==> flow/design.v <==
`timescale 1ns / 1ps
module uart_rx(
              clk24m   ,
              rst      ,
              rdn      ,
              rx_dat    ,
              dat_o     ,
              dat_rdy   ,              
              frm_err   ,
              pity_err  ,
              dat_chg_flg
              );
input         clk24m; 
input         rst; 
input         rdn; 
input         rx_dat; 
output [7:0]  dat_o; 
output        dat_rdy; 
output        frm_err; 
output        pity_err; 
output        dat_chg_flg; 
reg           dat_rdy ,frm_err ,pity_err;
reg           clk1x_en; 
reg    [8:0]  rsr; 
reg    [7:0]  rbr; 
reg    [3:0]  no_bit_rx;
reg           pity ,dat_chg_flg;
reg    [31:0] cnt_div13;
reg           div13_en; 
reg    [3:0]  cnt_div16;
reg           div16_en; 
reg           dat_tmp_2 ,dat_tmp_1;
wire   [7:0]  dat_o;
localparam    SYS_FRE = 32'd24*(10**6),
              BPS     = 32'd115200,
              DIV_CLK = (SYS_FRE / BPS) >>> 4,
              DIV_CNT = DIV_CLK - 32'd1,
              DIV_EN  = (DIV_CNT >>> 1) - 32'd1;
assign dat_o   = !rdn ? rbr : 8'bz ;
initial begin
  {cnt_div13 ,div13_en}    <= {32'd0 ,1'd0};
  {dat_tmp_2 ,dat_tmp_1}   <= {1'd1 ,1'd1};
  {clk1x_en ,dat_rdy}      <= {1'd0 ,1'd0};
  {cnt_div16 ,div16_en}    <= {4'd0 ,1'd0};
  {rsr ,rbr ,pity}         <= {9'd0 ,8'd0 ,1'd1};
  {pity_err ,frm_err}      <= {1'd0 ,1'd0};
  {no_bit_rx ,dat_chg_flg} <= {4'd0 ,1'd0};
end
always@(posedge clk24m)
begin
	if(rst) begin
		{cnt_div13 ,div13_en} <= {32'd0 ,1'd0};
	end
	else begin
		if(cnt_div13 < DIV_CNT) begin
		  cnt_div13 <= cnt_div13 + 32'd1;
		end
		else begin
			cnt_div13 <= 32'd0;
		end
	end
	case(cnt_div13)
	  DIV_EN: begin div13_en <= 1'd1; end
   default: begin div13_en <= 1'd0; end
  endcase	
end
always @(posedge clk24m)
begin
	if(rst) begin
		{dat_tmp_2 ,dat_tmp_1} <= {1'd1 ,1'd1};
	end
	else begin
		if(div13_en) begin
		  {dat_tmp_2 ,dat_tmp_1} <= {dat_tmp_1 ,rx_dat};
		end
	end
end
always @(posedge clk24m)
begin
	if(rst)
		clk1x_en <= 1'd0;
	else begin
		if(div13_en) begin
		  if(!dat_tmp_1 && dat_tmp_2)
			  clk1x_en <= 1'd1;
		  else begin
		    if(no_bit_rx == 4'd12)
			    clk1x_en <= 1'd0;
			end
		end
	end
end
always @(posedge clk24m)
begin
	if(rst)
		dat_rdy <= 1'd0;
	else begin
		if(div13_en) begin
		  if(!rdn)
		  	dat_rdy <= 1'd0;
		  else if((no_bit_rx == 4'd11) && (cnt_div16 == 4'd15))
		  	dat_rdy <= 1'd1; 
		end
	end
end
always @(posedge clk24m)
begin
	if(rst) begin 
		{cnt_div16 ,div16_en} <= {4'd0 ,1'd0};
	end
	else begin
		if(div13_en) begin 
       if(clk1x_en) begin
		      cnt_div16 <= cnt_div16 + 4'd1;
		   end
	     else begin
	     	 if(!clk1x_en) begin
		        cnt_div16 <= 4'd0;
		     end
		   end
		   case(cnt_div16)
		     4'd6 : div16_en <= 1'd1;
		   default: div16_en <= 1'd0;
		   endcase
		end
	end		   
end
always @(posedge clk24m)
begin
	if(rst) begin
		{rsr ,rbr ,pity} <= {9'd0 ,8'd0 ,1'd1};
	end
	else begin
		if(div16_en & div13_en) begin 
			case(no_bit_rx)
		  4'd1: begin rsr[8]   <= dat_tmp_2;
		  	          rsr[7:0] <= rsr[8:1];
		  	          pity     <= pity ^ dat_tmp_2;
		  	    end
		  4'd2: begin rsr[8]   <= dat_tmp_2;
		  	          rsr[7:0] <= rsr[8:1];
		  	          pity     <= pity ^ dat_tmp_2;
		  	    end		  	    
		  4'd3: begin rsr[8]   <= dat_tmp_2;
		  	          rsr[7:0] <= rsr[8:1];
		  	          pity     <= pity ^ dat_tmp_2;
		  	    end
		  4'd4: begin rsr[8]   <= dat_tmp_2;
		  	          rsr[7:0] <= rsr[8:1];
		  	          pity     <= pity ^ dat_tmp_2;
		  	    end	
		  4'd5: begin rsr[8]   <= dat_tmp_2;
		  	          rsr[7:0] <= rsr[8:1];
		  	          pity     <= pity ^ dat_tmp_2;
		  	    end
		  4'd6: begin rsr[8]   <= dat_tmp_2;
		  	          rsr[7:0] <= rsr[8:1];
		  	          pity     <= pity ^ dat_tmp_2;
		  	    end
		  4'd7: begin rsr[8]   <= dat_tmp_2;
		  	          rsr[7:0] <= rsr[8:1];
		  	          pity     <= pity ^ dat_tmp_2;
		  	    end
		  4'd8: begin rsr[8]   <= dat_tmp_2;
		  	          rsr[7:0] <= rsr[8:1];
		  	          pity     <= pity ^ dat_tmp_2;
		  	    end
		  4'd9: begin rsr[8]   <= dat_tmp_2;
		  	          rsr[7:0] <= rsr[8:1];
		  	          pity     <= pity ^ dat_tmp_2;
		  	    end
		  4'd10:begin rbr      <= rsr[7:0];
		  	    end
		default:begin pity     <= 1'd1;
			      end	    		  	    		  	    		  	    		  	    		  	    	  	    			
      endcase
    end
	end
end
always @(posedge clk24m)
begin
	if(rst)
		pity_err <= 1'd0;
	else begin
		if(div16_en) begin
		  if((no_bit_rx >= 4'd10) && (!pity))
   	  	pity_err <= 1'd1;
		  else
		  	pity_err <= 1'd0;
		end
	end
end
always @(posedge clk24m)
begin
	if(rst)
		frm_err <= 1'd0;
	else begin
		if(div16_en) begin
		  if((no_bit_rx >= 4'd11) && (dat_tmp_2 != 1'd1))
			  frm_err <= 1'd1;
		  else
			  frm_err <= 1'd0;
		end
	end
end
always @(posedge clk24m)
begin
	if(rst)
		no_bit_rx <= 4'd0;
	else if (!clk1x_en)
		no_bit_rx <= 4'd0 ;
	else
	  if(div16_en & div13_en) begin
		  no_bit_rx <= no_bit_rx + 4'd1 ;
		end
end
always @(posedge clk24m)
begin
	if(rst)
		dat_chg_flg <= 1'd0;
	else
	  if(div16_en & div13_en) begin 
	    case(no_bit_rx)
	      4'd10: dat_chg_flg<=1'd1;
	    default: dat_chg_flg<=1'd0;
	    endcase
	  end
end
endmodule
module uart_top(
                input   clk,rst,
                input   rxd,tx_en,
                output  txd, 
                input  [7:0] tx_dat
                );                                                                                                                                                                    
reg        dat_chg_flg_ff1,dat_chg_flg_ff2;
wire [7:0] dat_o;
wire       dat_chg_flg;
assign  tx_en_dn  = ~dat_chg_flg_ff1&& dat_chg_flg_ff2;
always@(posedge clk)
begin
	if(rst) {dat_chg_flg_ff1,dat_chg_flg_ff2}<=2'd0;
	else {dat_chg_flg_ff1,dat_chg_flg_ff2}       <={dat_chg_flg,dat_chg_flg_ff1};
end
uart_rx uart_rx_uut (                              
    .clk24m     (clk        ),      
    .rst        (rst        ),      
    .rdn        (1'd0       ),      
    .rx_dat     (rxd        ),      
    .dat_o      (dat_o      ),      
    .dat_rdy    (           ),      
    .frm_err    (           ),      
    .pity_err   (           ),      
    .dat_chg_flg(dat_chg_flg)                      
    );                                             
uart_tx uart_tx_uut (             
    .clk24m   (clk      ),        
    .rst      (rst      ),        
    .dat_in   (dat_o    ),        
    .dly_ms   (10'd0    ),        
    .wrn      (tx_en_dn ),        
    .tbre     (         ),        
    .tsre     (         ),        
    .sdo      (txd      ),        
    .no_bit_tx(         )         
    );                            
endmodule
`timescale 1ns / 1ps
module  uart_tx(
               clk24m ,
               rst    ,
               dat_in ,
               dly_ms ,
               wrn    ,
               tbre   ,
               tsre   ,                                                   
               sdo    ,
               no_bit_tx
               ) ;
input          clk24m ,rst; 
input  [7:0]   dat_in; 
input          wrn; 
input  [9:0]   dly_ms;
output         tbre ,tsre; 
output         sdo;	  		 
output [3:0]   no_bit_tx;
reg            tbre ,tsre ,sdo ,clk1x_en ,parity;   
reg    [3:0]   no_bit_tx ,cnt_div16 ; 	 
reg    [7:0]   tsr ,Tbr; 
reg            wrn_tmp1 ,wrn_tmp2;	 
reg    [31:0]  cnt_div13;
reg            div13_en ,div16_en;
localparam    SYS_FRE = 32'd24*(10**6),
              BPS     = 32'd115200,
              DIV_CLK = (SYS_FRE / BPS) >>> 4,
              DIV_CNT = DIV_CLK - 32'd1,
              DIV_EN  = (DIV_CNT >>> 1) - 32'd1;
initial begin
  {cnt_div13 ,div13_en}     <= {32'd0 ,1'd0};
  {Tbr ,wrn_tmp2 ,wrn_tmp1} <= {8'd0 ,1'd1 ,1'd1};
  {clk1x_en ,tbre}          <= {1'd0 ,1'd1};
  {cnt_div16 ,div16_en}     <= {4'd0 ,1'd0};
  {sdo ,tsre ,parity ,tsr}  <= {1'd1 ,1'd1 ,1'd0 ,8'd0};	
  no_bit_tx <= 4'b0;  
end
always@(posedge clk24m)
begin
	if(rst) {cnt_div13 ,div13_en} <= {32'd0 ,1'd0};
	else begin
		if(cnt_div13 < DIV_CNT)
		  cnt_div13 <= cnt_div13 + 32'd1;
		else cnt_div13 <= 32'd0;
	end
	case(cnt_div13)
	  DIV_EN: begin div13_en <= 1'd1; end
   default: begin div13_en <= 1'd0; end
  endcase	
end
always @(posedge clk24m)
begin
	if(rst) {Tbr ,wrn_tmp2 ,wrn_tmp1} <= {8'd0 ,1'd1 ,1'd1};
	else begin
		if(div13_en) begin
		  {wrn_tmp2 ,wrn_tmp1} <= {wrn_tmp1 ,wrn};
		  if(!wrn) Tbr <= dat_in ;
		end
	end
end
reg [9 : 0]      cnt_750 ,cnt_1k;
reg [4 : 0]      cnt_32;
reg              clk_1khz ,dly_strt ,dly_stop;
initial begin
	{cnt_750 ,cnt_32} <= {10'd0 ,5'd0};
	{cnt_750 ,cnt_32 ,cnt_1k} <= {10'd0 ,5'd0 ,10'd0};
	{clk_1khz ,dly_strt ,dly_stop} <= {1'd0 ,1'd0 ,1'd0};
end
always@(posedge clk24m)
begin
	if(rst | (~ dly_strt)) {cnt_750 ,cnt_32} <= {10'd0 ,5'd0};	 
	else begin
	  if(cnt_750 == 10'd749)begin          
        cnt_750 <= 10'd0;
        cnt_32 <= cnt_32 + 5'd1; 
    end
    else cnt_750 <= cnt_750 + 10'd1; 
  end
end
always@(posedge clk24m)
begin
 if(cnt_750==10'd749 && cnt_32==5'd31)   
      clk_1khz <= 1'd1; 
 else clk_1khz <= 1'd0; 
end
always@(posedge clk24m)
begin
 if((cnt_1k == 10'd499 && clk_1khz) || (~ dly_strt)) 
     cnt_1k <= 1'd0;
 else if(clk_1khz)
     cnt_1k <= cnt_1k + 10'd1;
 case({cnt_1k ,cnt_div13})
   {dly_ms ,DIV_EN} : dly_stop <= 1'd1; 
            default : dly_stop <= 1'd0; 
 endcase   
end
always @(posedge clk24m)
begin
	if(rst) {clk1x_en ,tbre} <= {1'd0 ,1'd1};
	else begin 
	  if(div13_en) begin
	    if(!wrn_tmp1 && wrn_tmp2)	        
	       {clk1x_en ,tbre} <= {1'd1 ,1'd0};                  
	    else if(no_bit_tx == 4'd12 && dly_stop)	  
         {clk1x_en ,tbre} <= {1'd0 ,1'd1};               
	  end
  end
end
always @(posedge clk24m)
begin
	if(rst) {cnt_div16 ,div16_en} <= {4'd0 ,1'd0};
	else begin
		if(div13_en) begin 
       if(clk1x_en) cnt_div16 <= cnt_div16 + 4'd1 ;
	     else if(!clk1x_en) cnt_div16 <= 4'd0;
		   case(cnt_div16)
		     4'd6 : div16_en <= 1'd1;
		   default: div16_en <= 1'd0;
		   endcase
		end
	end		   
end
always @(posedge clk24m)
begin
	if(rst) {sdo ,parity ,tsr} <= {1'd1 ,1'd0 ,8'd0};
	else begin
		if(div16_en & div13_en) begin
			case(no_bit_tx)
			  4'd0: begin
			  	      {tsr } <= {Tbr };  
			  	    end
			  4'd1: begin
			  	      sdo <= 1'd0 ;
			  	    end
			  4'd2: begin 
			  	      tsr[6:0] <= tsr[7:1];     
			  	      tsr[7]   <= 1'd0;           
			  	      sdo      <= tsr[0];            
			  	      parity   <= parity ^ tsr[0];
			  	    end
			  4'd3: begin
			  	      tsr[6:0] <= tsr[7:1];       
			  	      tsr[7]   <= 1'd0;           
			  	      sdo      <= tsr[0];         
			  	      parity   <= parity ^ tsr[0];
			  	    end
			  4'd4: begin
			  	      tsr[6:0] <= tsr[7:1];       
			  	      tsr[7]   <= 1'd0;           
			  	      sdo      <= tsr[0];         
			  	      parity   <= parity ^ tsr[0];
			  	    end
			  4'd5: begin
			  	      tsr[6:0] <= tsr[7:1];       
			  	      tsr[7]   <= 1'd0;           
			  	      sdo      <= tsr[0];         
			  	      parity   <= parity ^ tsr[0];
			  	    end
			  4'd6: begin
			  	      tsr[6:0] <= tsr[7:1];       
			  	      tsr[7]   <= 1'd0;           
			  	      sdo      <= tsr[0];         
			  		    parity   <= parity ^ tsr[0];
			  		  end
			  4'd7: begin
			  	      tsr[6:0] <= tsr[7:1];       
			  	      tsr[7]   <= 1'd0;           
			  	      sdo      <= tsr[0];         
			  	      parity   <= parity ^ tsr[0];
			  	    end
			  4'd8: begin
			  	      tsr[6:0] <= tsr[7:1];       
			  	      tsr[7]   <= 1'd0;           
			  	      sdo      <= tsr[0];         
			  	      parity   <= parity ^ tsr[0];
			  	    end
			  4'd9: begin
			  	      tsr[6:0] <= tsr[7:1];       
			  	      tsr[7]   <= 1'd0;           
			  	      sdo      <= tsr[0];         
			  	      parity   <= parity ^ tsr[0];
			  	    end
			 4'd10: begin
			 	        sdo      <= parity ;
			 	      end
			 4'd11: begin
			 	        sdo      <= 1'd1 ;   
			 	        parity   <= 1'd0;
			 	      end
		 default: begin
		 	          {sdo ,parity} <= {1'd1 ,1'd0};   
			  	    end 
			 endcase  			  	      
		end   
	end
end
always @(posedge clk24m)
begin
	if(rst) {dly_strt ,tsre} <= {1'd0 ,1'd1};
	else begin
		case(no_bit_tx)
		  4'd0 : if(div16_en & div13_en) tsre <= 1'd0;  
		  4'd11: if(div16_en & div13_en) dly_strt <= 1'd1;
		  4'd12: if(dly_stop) {dly_strt ,tsre} <= {1'd0 ,1'd1};
		default: ;
		endcase
	end
end
always @(posedge clk24m)
begin
	if(rst) no_bit_tx <= 4'd0;
	else begin		 
	    if(!clk1x_en)
		    no_bit_tx <= 4'd0;
	    else begin
	    	if(div16_en & div13_en)
		      no_bit_tx <= (no_bit_tx <= 4'd11) ? no_bit_tx + 4'd1 : no_bit_tx;
		  end
	end
end
endmodule
# Reports on uart_top
# Tool output for the design above, in the order of the flow.
# Line numbers count from 1 in the design file above.
# Operators carry their Yosys type and port widths (W data, S select, Z words).
# Cell names lack the library's common part.
# The mark - stands for no value.
# setup
top,uart_top
clock,clk
library,sky130hd
pvt_corner,tt_025C_1v80

# Word level
# Counts by Yosys on the flattened word-level netlist (proc, flatten, opt, wreduce; memories kept). Register bits leave out memories and registers merged into their read ports (data or address). Print and check cells are left out. Cells with the same type and inputs are merged into one.
# word_totals
reg_bits,156
mem_bits_rw,0
latch_bits,0
clocked_rd_ports_x_width,0
rom_bits,0
out_inout_bits,1
in_bits,12
n_memories,0
# classes
div_mod_pow,0
mul,0
logic,13
n_reduce_logical,32
shift,0
n_eq,33
mux,20
n_addsub,9
n_cmp,3
# ops
op,count
$add A32 B1 Y32 const B,2
$eq A32 B3 Y1 const B,2
$lt A32 B4 Y1 const B,2
$eq A42 B3 Y1 const B,1
$eq A4 B3 Y1 const B,10
$eq A4 B4 Y1 const B,9
$add A10 B1 Y10 const B,2
$reduce_and A2 Y1,9
$add A4 B1 Y4 const B,4
$eq A4 B2 Y1 const B,4
$pmux W7 S2,1
$mux W1,13
$eq A10 B10 Y1 const B,1
$eq A10 B9 Y1 const B,1
$reduce_or A2 Y1,5
$not A1 Y1,9
$reduce_or A9 Y1,1
$reduce_bool A2 Y1,4
$eq A4 B1 Y1 const B,2
$reduce_or A8 Y1,1
$mux W4,2
$logic_and A1 B1 Y1,6
$pmux W1 S2,3
$add A5 B1 Y5 const B,1
$eq A5 B5 Y1 const B,1
$ne A2 B1 Y1 const B,2
$le A4 B4 Y1 const B,1
$logic_not A4 Y1,1
# Other operator kinds: 8; their cells: 10.

# Longest topological paths
# Yosys ltp: most cells in a row. Word level: on the elaborated netlist, between registers, memories and ports. Mapped: between sequential cells and ports; inverters and the memories' decode and read muxes count.
# depth
ltp_word,4
abc_area,0
ltp_mapped,7
mapped_depth_nobuf,6

# Mapped cells and area
# Yosys stat after the flow's synthesis: flattened, memories mapped to cells. It holds for the ABC_AREA given above (unset counts as 0); a run with the other value may have another netlist.
# Totals and module areas in this step are rounded.
# mapped
flip_flops,156
cell_count,549
area_mm2,0.00555
sequential_area_mm2,0.00312
# by_type
cell,count,area_total_um2
dfxtp_1,156,3.12E+03
mux2i_1,32,320.307
nor2_1,77,289.027
ha_1,23,287.776
nand2_1,36,135.13
xnor2_1,12,105.101
inv_1,27,101.347
a21oi_1,20,100.096
nor4_1,16,100.096
xor2_1,11,96.342
nand4_1,14,87.584
a221oi_1,8,70.067
nand3_1,12,60.058
o21bai_1,8,60.058
nor2b_1,9,56.304
nor3_1,11,55.053
o21ai_0,10,50.048
and3_1,6,37.536
# Not listed: further types 36, cells in them 61.
# By module: a second synthesis without flattening, with its own total; a netlist apart from the flattened one above.
# unflattened
cells_unflattened,609
area_unflattened_mm2,0.00601
# Rows give one instance, submodules left out.
# by_module
mod,n_cells,n_inst,mod_seq_area_mm2,mod_area_mm2
uart_tx,378,1,0.00186,0.00361
uart_rx,225,1,0.00134,0.00233
uart_top,6,1,0.00004,0.0000651

# Timing after synthesis
# Source: OpenSTA report_checks on the synthesized netlist (no wires, ideal clock, input and output delay 20% of the period each), path of least setup slack; recovery checks are left aside. Register names are those of the netlist, which keeps one name where synthesis merged equal registers.
# synth_path
path_kind,register to register
start,register uart_tx_uut.no_bit_tx[0]
end,register uart_tx_uut.tsr[0]
required_time_ns,2.112
path_stages,8
delay_ns,1.858
slack_ns,0.393
arrival_ns,1.720
tclk_ns,2.25
setup_time_ns,0.138
synth_period_reached_ns,1.857
# "delay_ns" = arrival - input delay + setup time.
# "path_stages" counts driving pins, that of a launching flip-flop among them; a cell with two outputs on the path counts twice.
# "synth_period_reached_ns" = period - worst setup slack (recovery checks aside). The figure is calculated, with input and output delays left at 20% of the set period.
# The rows between start and end are the longest chain of elaborated cells between them; the timing report does not say that the signal goes this way. Where chains are equally long, one stands for them.
# A line is the first line of the expression or statement that the cell stems from. Yosys adds cells for indexed reads and writes and turns some case tables into memories.
# A register here has more assigning lines than the two given.
# synth_between
path_cell_list,dfxtp_1 inv_1 ha_1 or3b_1 or4_1 clkbuf_2 o21bai_1 a221oi_1
elab_chain_len,4
cells_between,13
# synth_rtl
element,line_no,text
from (decl),286,output [3:0]   no_bit_tx;
from (assign),479,if(rst) no_bit_tx <= 4'd0;
from (assign),485,no_bit_tx <= (no_bit_tx <= 4'd11) ? no_bit_tx + 4'd1 : no_bit_tx;
$eq A4 B2 Y1,396,case(no_bit_tx)
$reduce_or A8 Y1,-,
$reduce_bool A2 Y1,-,
$reduce_and A2 Y1,-,
to (assign),404,tsr[6:0] <= tsr[7:1];
to (assign),410,tsr[6:0] <= tsr[7:1];
to (decl),289,"reg    [7:0]   tsr ,Tbr;"

# Timing after layout
# From the final timing report of job 2: the path of least setup slack in the routed layout; clock arrival at registers is part of the times.
# layout_path
path_kind,register to register
start,register uart_tx_uut.no_bit_tx[0]
end,register uart_tx_uut.tsr[4]
tclk_ns,1.95
setup_time_ns,0.14
required_time_ns,2.32
slack_ns,0.06
path_stages,7
arrival_ns,2.26
# The rows between start and end are the longest chain of elaborated cells between them; the timing report does not say that the signal goes this way. Where chains are equally long, one stands for them.
# A register here has more assigning lines than the two given.
# layout_between
path_cell_list,dfxtp_4 inv_4 ha_4 or3b_4 or4_4 o21bai_1 a221oi_1
elab_chain_len,4
cells_between,13
# layout_rtl
element,line_no,text
from (decl),286,output [3:0]   no_bit_tx;
from (assign),479,if(rst) no_bit_tx <= 4'd0;
from (assign),485,no_bit_tx <= (no_bit_tx <= 4'd11) ? no_bit_tx + 4'd1 : no_bit_tx;
$eq A4 B2 Y1,396,case(no_bit_tx)
$reduce_or A8 Y1,-,
$reduce_bool A2 Y1,-,
$reduce_and A2 Y1,-,
to (assign),404,tsr[6:0] <= tsr[7:1];
to (assign),410,tsr[6:0] <= tsr[7:1];
to (decl),289,"reg    [7:0]   tsr ,Tbr;"

# Record of 2 stored runs of the RTL-to-layout flow on uart_top, platform sky130hd. The runs are unordered. Constraints: input delay and output delay 20% of the set period each, output load 0.01 pF.
# "design_power_mw": no workload was simulated; the value follows from the tool's default switching activity.
# Measured values are rounded.
# Among the settings, - means not set for that run.
# Results: - = not shown.
run,period_ns,CORE_UTILIZATION,PLACE_DENSITY_LB_ADDON,CELL_PAD_IN_SITES_GLOBAL_PLACEMENT,ABC_AREA,GPL_ROUTABILITY_DRIVEN,CAP_MARGIN,MAX_ROUTING_LAYER,CORE_MARGIN,SLEW_MARGIN,synthArea_mm2,die_area_mm2,finalCellArea_mm2,util_pct,setup_ws_ns,hold_ws_ns,design_power_mw
job 1,1.73,63,0.24,2,1,0,25,met4,2,20,-,-,-,-,-,-,-
job 2,1.95,69,-,-,-,-,20,-,2,20,0.00555,0.00878,0.00655,84.3,0.057,0.336,6.41
# Job 1: incomplete, placement halted on FLW-0024
