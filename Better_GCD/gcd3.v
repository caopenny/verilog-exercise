==> flow/design.v <==
module gcd3(
	input wire clk, 
	input wire clr, 
	input wire go,
	input wire [3:0] xin,
	input wire [3:0] yin,
	output reg done,
	output reg [3:0] gcd
);
	reg [3:0]x,y;
	reg calc;
	always @(posedge clk or posedge clr) begin 
		if(clr)begin
			x<=0;y<=0;gcd<=0;
			done<=0;cal<=0;
		end  
		else begin
			done<=0;
			if(go==1)begin
				x<=xin;
				y<=yin;
				calc<=1;
			end  
			else begin
				if(calc)
					if(x==y)
					begin
						gcd<=x;
						done<=1;
						calc<=0;
					end
					else 
						if(x<y) y<=y-x;
						else x<=x-y;
				end
			end
	end
	endmodule  
### From RTL to reports: gcd3

What the tools print for gcd3, step after step.
Lines are those of the file above, counted from 1.
Operators: Yosys type, input widths -> output width; for muxes data width and select width s.
Library cell names are shortened.
Not given: -

* design top: gcd3
* clock: clk
* cell library: sky130hd
* library corner: tt_025C_1v80

### Word-level counts

Yosys after proc, flatten, opt, wreduce and memory -nomap, before mapping. Memory bits, and registers merged into a memory's read port (data or address), are not among the register bits. Print and check cells are not counted. Equal cells are merged and count once.

* shift operators: 0
* muxes and demuxes: 13
* divide/modulo/power cells: 0
* $add $sub $neg: 2
* reduce/logical cells: 5
* bitwise operators: 1
* magnitude comparators: 1
* equality and inequality tests: 3
* multipliers: 0

Operators with widths (number)
* $mux 4: 8
* $reduce_and 3->1: 3
* $sub 4x4->4: 2
* $mux 1: 5
* $ne 2x2->1 const B: 2
* $reduce_bool 2->1: 2
* $lt 4x4->1: 1
* $eq 4x4->1: 1
* $not 1->1: 1

* word width x clocked read ports: 0
* memory cells: 0
* bits in latches: 0
* memory bits (writable): 0
* cells after elaboration: 30
* ROM bits: 0
* output and inout port bits: 5
* bits in registers: 14

### Longest topological paths

Longest topological path by Yosys (ltp), each cell counted once; first at word level (registers and memories cut), then after technology mapping (sequential cells cut; the memories' decode and read muxes count).

* depth after elaboration: 5
* ABC_AREA: 0
* depth in mapped cells: 8
* depth with buffers taken out: 8

### Synthesis result

The flow's flattened synthesis, as Yosys stat reports it; memories are mapped. The netlist is that of the ABC_AREA named above (0 if unset); the other value can give another one.

Cells by type (number)
* dfrtp_1: 13
* ha_1: 7
* mux2i_1: 5
* inv_1: 13
* mux2_2: 4
* nand2_1: 11
* fa_1: 2
* edfxtp_1: 1
* o21ai_0: 6
* xnor2_1: 3
* nand4_4: 1
* o211ai_4: 1
* nor3b_4: 1
* o31ai_1: 2
* a31oi_1: 2
* o2111a_2: 1
* and3_4: 1
* buf_6: 1

Other cell types: 10; their cells: 11.

* sequential area: 355.3 um^2
* buffer cells: 3
* flip-flops: 14
* standard cells after synthesis: 86
* cell area after synthesis: 919.6 um^2

### Worst setup path after synthesis

Source: OpenSTA report_checks on the synthesized netlist (no wires, ideal clock, input and output delay 20% of the period each), path of least setup slack; recovery checks are left aside. Register names are those of the netlist, which keeps one name where synthesis merged equal registers.

* path type: reg-to-reg
* from: register x[0]
* to: register x[1]
* setup time: 0.135 ns
* arrival: 1.710 ns
* delay of the path: 1.845 ns
* path slack: 0.755 ns
* driving pins on the path: 9
* period: 2.6 ns
* period reached after synthesis: 1.845 ns

"delay of the path" is the arrival time less input delay plus setup time.
"driving pins on the path" counts driving pins, that of a launching flip-flop among them; a cell with two outputs on the path counts twice.
"period reached after synthesis" = period - worst setup slack (recovery checks aside). The figure is calculated, with input and output delays left at 20% of the set period.
The rows between start and end are the longest chain of elaborated cells between them; the timing report does not say that the signal goes this way. Where chains are equally long, one stands for them.
Each line given opens the expression or statement behind the cell; cells for indexed reads and writes are added by Yosys, which also makes memories of some case tables.
A register here has more assigning lines than the two given.

* cell sequence: dfrtp_1 -> inv_1 -> ha_1 -> inv_1 -> fa_1 -> and3_4 -> o211ai_4 -> mux2i_1 -> o21ai_0
* length of the longest elaborated chain: 5
* elaborated cells between the ends (all ways): 10

RTL lines, path after synthesis
* start: declaration: line 10 `reg [3:0]x,y;`
* start: assignment: line 20 `x<=xin;`
* start: assignment: line 34 `else x<=x-y;`
* $sub 4x4->4: line 34
* $mux 4: line 33 `if(x<y) y<=y-x;`
* $mux 4: line 26 `if(x==y)`
* $mux 4: line 25 `if(calc)`
* $mux 4: line 19 `if(go==1)begin`
* end: assignment: line 20
* end: assignment: line 34
* end: declaration: line 10

### Path in the finished layout

From the final timing report of entry A: the path of least setup slack in the routed layout; clock arrival at registers is part of the times.

* path type: reg-to-reg
* from: register x[0]
* to: register y[2]
* period: 2.19 ns
* setup time: 0.11 ns
* path slack: 0.19 ns
* driving pins on the path: 9
* arrival: 2.16 ns

The rows between start and end are the longest chain of elaborated cells between them; the timing report does not say that the signal goes this way. Where chains are equally long, one stands for them.
A register here has more assigning lines than the two given.

* cell sequence: dfrtp_1 -> inv_1 -> ha_1 -> inv_1 -> fa_1 -> a21oi_1 -> o2111a_2 -> mux2i_1 -> o21ai_0
* length of the longest elaborated chain: 5
* elaborated cells between the ends (all ways): 10

RTL lines, path post-layout
* start: declaration: line 10 `reg [3:0]x,y;`
* start: assignment: line 20 `x<=xin;`
* start: assignment: line 34 `else x<=x-y;`
* $sub 4x4->4: line 33 `if(x<y) y<=y-x;`
* $mux 4: line 33
* $mux 4: line 26 `if(x==y)`
* $mux 4: line 25 `if(calc)`
* $mux 4: line 19 `if(go==1)begin`
* end: assignment: line 21 `y<=yin;`
* end: assignment: line 33
* end: declaration: line 10

==> results <==
Measured results for gcd3: 2 stored runs of the Yosys and OpenROAD flow on sky130hd. The settings differ; the order carries no meaning. The constraints put input and output delay at 20% of the set period each and load the outputs with 0.01 pF.
"period reached" = clock period - worst setup slack. The figure is calculated, with input and output delays left at 20% of the set period.
By "time of the worst setup path" is meant the share of the clock period that the worst setup path is allowed (20% is reserved at inputs, 20% at outputs), minus its slack. Clock arrival times at its registers enter into it.
"power consumption" rests on the timing tool's default activity at the inputs, not on a simulated workload.

### Entry A

Settings: `period_ns=2.19`, `SETUP_SLACK_MARGIN=-0.06`, `CAP_MARGIN=20`, `CORE_MARGIN=2`, `CORE_UTILIZATION=40`, `SLEW_MARGIN=20`

- Chip area in the Yosys report: 919.6 um^2
- Area of the die: 2,698.8 um^2
- Std-cell area (final layout): 1,143.6 um^2
- Utilization after routing: 52.2%
- Worst setup slack after layout: 0.190 ns
- Post-route setup TNS: 0.000 ns
- Power consumption: 1,881 uW
- Period reached: 2.000 ns
- Time of the worst setup path: 2.00 ns
- Worst path kind: reg-to-reg

### Entry B

Settings: `period_ns=3.57`, `CORE_UTILIZATION=38`, `SETUP_SLACK_MARGIN=0.42`, `PLACE_DENSITY_LB_ADDON=0.07`, `CELL_PAD_IN_SITES_GLOBAL_PLACEMENT=3`, `CELL_PAD_IN_SITES_DETAIL_PLACEMENT=1`, `ABC_AREA=1`, `GPL_ROUTABILITY_DRIVEN=0`, `CTS_CLUSTER_DIAMETER=143`, `CAP_MARGIN=25`, `MAX_ROUTING_LAYER=met4`, `CORE_MARGIN=2`, `SLEW_MARGIN=20`

- Chip area in the Yosys report: 999.7 um^2
- Area of the die: 3,057.0 um^2
- Std-cell area (final layout): 1,193.6 um^2
- Utilization after routing: 48.2%
- Worst setup slack after layout: 1.663 ns
- Post-route setup TNS: 0.000 ns
- Power consumption: 1,194 uW
- Period reached: 1.907 ns
- Time of the worst setup path: 1.19 ns
- Worst path kind: reg-to-output
